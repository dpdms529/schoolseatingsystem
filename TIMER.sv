==> flow/design.v <==
module TIMER(input logic clk,
             input logic [10:0] reset_time,
             output logic rst_timer,
             output logic [10:0] time_out);
   logic [10:0] MIN_sig = -1;
   always_ff @(posedge clk)
		begin
			if (clk) 
				begin
					MIN_sig = MIN_sig + 1;
					if(reset_time === MIN_sig) begin
						MIN_sig <= 0;
						rst_timer <= 1;	 
						$strobe("[%2d:%2d] date changed",MIN_sig/60,MIN_sig%60);
					end
					else if(MIN_sig === 359)rst_timer <= 0;
				end
		end
   assign time_out = MIN_sig;
endmodule
-- From RTL to reports: TIMER
The steps from the RTL of TIMER to its reports follow in flow order.
Lines are those of the file above, counted from 1.
Operators: Yosys type, input widths -> output width; for muxes data width and select width s.
Library cell names are shortened.
The mark -- stands for no value.
- top: TIMER
- clock: clk
- library: sky130hd
- timing corner: tt_025C_1v80

-- Elaborated design
Source: Yosys, flattened and elaborated, memories not mapped. Widths are those after wreduce; folded enables and synchronous resets count as part of the registers. Registers that Yosys merges into a memory's read port (data or address) are not register bits. Print and check cells do not count. Equal cells are merged and count once.
- output and inout port bits: 12
- word-level cells at 5
- flip-flop bits (word level) at 12
- bits of input ports: 12
- eq/ne operators at 2
- $add $sub $neg at 1
- operators by type and width (kind ; number):
    $add 11x1->11 const B ; 1
    $eqx 11x11->1 ; 1
    $eqx 11x9->1 const B ; 1

-- Depth
Longest topological path by Yosys (ltp), each cell counted once; first at word level (registers and memories cut), then after technology mapping (sequential cells cut; the memories' decode and read muxes count).
- word-level depth: 2
- noted ABC_AREA: 0
- noted mapped depth: 8
- noted gate-level depth less buffers: 7

-- Netlist
The flow's flattened synthesis, as Yosys stat reports it; memories are mapped. The netlist is that of the ABC_AREA named above (0 if unset); the other value can give another one.
The area totals of this step are shown rounded.
- cells in the netlist: 73
- buffers: 1
- noted synthesis area: 710 sq um
- mapped flip-flops: 12
- noted sequential part of the area: 240 sq um
- cell types (cell type ; number ; total area (sq um)):
    dfxtp_1 ; 12 ; 240.23
    xor2_1 ; 9 ; 78.826
    xnor2_1 ; 7 ; 61.309
    xor3_2 ; 2 ; 50.048
    nor2_1 ; 11 ; 41.29
    ha_1 ; 2 ; 25.024
    o2111ai_1 ; 2 ; 17.517
    nand2_1 ; 4 ; 15.014
    nand3_1 ; 3 ; 15.014
    nand4_1 ; 2 ; 12.512
    nor2b_1 ; 2 ; 12.512
    nor4_2 ; 1 ; 12.512
    and3_4 ; 1 ; 11.261
    buf_6 ; 1 ; 11.261
    and4_2 ; 1 ; 10.01
    or4b_2 ; 1 ; 10.01
    a21o_2 ; 1 ; 8.758
    a2bb2oi_1 ; 1 ; 8.758
Not listed: further types 10, cells in them 10.

-- Path before layout
OpenSTA on the mapped netlist: ideal clock, no wires. The path of least setup slack (recovery checks aside). Input and output delay are each 20% of the period. Register names are those of the netlist, which keeps one name where synthesis merged equal registers.
- path type: register to register
- start point: register MIN_sig[0]
- end point: register MIN_sig[0]
- noted delay of the path: 2244 ps
- setup time at 125 ps
- setup slack at 806 ps
- stages on the path: 9
- data required time at 2925 ps
- noted clock period: 3050 ps
- launch time at the first pin at 0 ps
- noted data arrival time: 2119 ps
- noted buffers on the path: 1
- synthesis period reached at 2244 ps
"delay of the path" = arrival - input delay + setup time.
"stages on the path" counts driving pins, that of a launching flip-flop among them; a cell with two outputs on the path counts twice.
"synthesis period reached" = period - worst setup slack (recovery checks aside). The figure is calculated, with input and output delays left at 20% of the set period.
The rows between start and end are the longest chain of elaborated cells between them; the timing report does not say that the signal goes this way. Where chains are equally long, one stands for them.
A line is the first line of the expression or statement that the cell stems from. Yosys adds cells for indexed reads and writes and turns some case tables into memories.
- path through: dfxtp_1 -> ha_1 -> and3_4 -> and3_2 -> o2111ai_1 -> or4_1 -> nor4_2 -> buf_6 -> nor2_1
- length of the longest elaborated chain at 2
- noted elaborated cells on any way between the ends: 2
- noted RTL lines with such cells: 2
- those cells by class: add/sub (1); eq/ne (1)
- ends and longest elaborated chain, post-synthesis (element ; line ; RTL):
    from (decl) ; 5 ; logic [10:0] MIN_sig = -1;
    from (assign) ; 10 ; MIN_sig = MIN_sig + 1;
    from (assign) ; 12 ; MIN_sig <= 0;
    $add 11x1->11 ; 10 ;
    $eqx 11x11->1 ; 11 ; if(reset_time === MIN_sig) begin
    to (assign) ; 10 ;
    to (assign) ; 12 ;
    to (decl) ; 5 ;

-- Timing after layout
Path of least setup slack in the final report of record 1 (OpenROAD, finished layout, wires in). Where an end is a register, its clock arrival counts in the times.
The path's times are printed in steps of 10 ps; the period is the one set.
- path type: register to register
- start point: register MIN_sig[1]
- end point: register rst_timer
- setup slack at -720 ps
- setup time at 100 ps
- noted clock period: 1360 ps
- launch time at the first pin at 280 ps
- data required time at 1530 ps
- noted buffers on the path: 1
- stages on the path: 9
- noted data arrival time: 2250 ps
The rows between start and end are the longest chain of elaborated cells between them; the timing report does not say that the signal goes this way. Where chains are equally long, one stands for them.
- path through: dfxtp_4 -> ha_4 -> and3_4 -> nand4_1 -> xor2_1 -> o211ai_1 -> nor4_4 -> buf_4 -> a21o_2
- length of the longest elaborated chain at 2
- noted elaborated cells on any way between the ends: 3
- noted RTL lines with such cells: 3
- those cells by class: add/sub (1); eq/ne (2)
- ends and longest elaborated chain, post-layout (element ; line ; RTL):
    from (decl) ; 5 ; logic [10:0] MIN_sig = -1;
    from (assign) ; 10 ; MIN_sig = MIN_sig + 1;
    from (assign) ; 12 ; MIN_sig <= 0;
    $add 11x1->11 ; 10 ;
    $eqx 11x9->1 ; 16 ; else if(MIN_sig === 359)rst_timer <= 0;
    to (assign) ; 13 ; rst_timer <= 1;
    to (assign) ; 16 ;
    to (decl) ; 3 ; output logic rst_timer,

Lab notebook: TIMER

Settings and measured results of 2 stored flow runs for module TIMER (sky130hd), not sorted in any way. The constraints put input and output delay at 20% of the set period each and load the outputs with 0.01 pF.
"period reached" = clock period - worst setup slack. The figure is calculated, with input and output delays left at 20% of the set period.
By "worst setup path time" is meant the share of the clock period that the worst setup path is allowed (20% is reserved at inputs, 20% at outputs), minus its slack. Clock arrival times at its registers enter into it.
By "total power after layout" is meant OpenSTA's value without simulated activity: inputs other than the clock are taken to toggle once in ten clock periods, and the tool carries that through the logic.
"worst setup path time" is given in steps of 10 ps.
Results are given in rounded form.

Record 1
Settings were period_ns = 1.36; CORE_UTILIZATION = 46; PLACE_DENSITY = 0.61; HOLD_SLACK_MARGIN = 0.15; CORE_ASPECT_RATIO = 1.13; CELL_PAD_IN_SITES_GLOBAL_PLACEMENT = 1; TNS_END_PERCENT = 80; ABC_AREA = 0; MAX_ROUTING_LAYER = met4; CAP_MARGIN = 20; CORE_MARGIN = 2; SLEW_MARGIN = 20
- lowest hold slack: 470 ps
- noted the total power after layout: 1.9 mW
- smallest setup slack at -720 ps
- period reached at 2078 ps
- area of the standard cells in the finished layout: 1300 sq um
- noted the worst setup path time: 2080 ps
- worst path kind: register to register
- full die area: 1900 sq um
- cell area after synthesis: 710 sq um

Record 2
Settings were period_ns = 2.94; CORE_UTILIZATION = 28; SETUP_SLACK_MARGIN = -0.08; PLACE_DENSITY_LB_ADDON = 0.02; CELL_PAD_IN_SITES_GLOBAL_PLACEMENT = 2; CELL_PAD_IN_SITES_DETAIL_PLACEMENT = 1; TNS_END_PERCENT = 95; ABC_AREA = 0; SLEW_MARGIN = 40; MIN_ROUTING_LAYER = met1; CAP_MARGIN = 20; CORE_MARGIN = 2
- lowest hold slack: 460 ps
- noted the total power after layout: 0.71 mW
- smallest setup slack at 620 ps
- period reached at 2324 ps
- area of the standard cells in the finished layout: 1000 sq um
- noted the worst setup path time: 2320 ps
- worst path kind: register to register
- full die area: 3000 sq um
- cell area after synthesis: 710 sq um
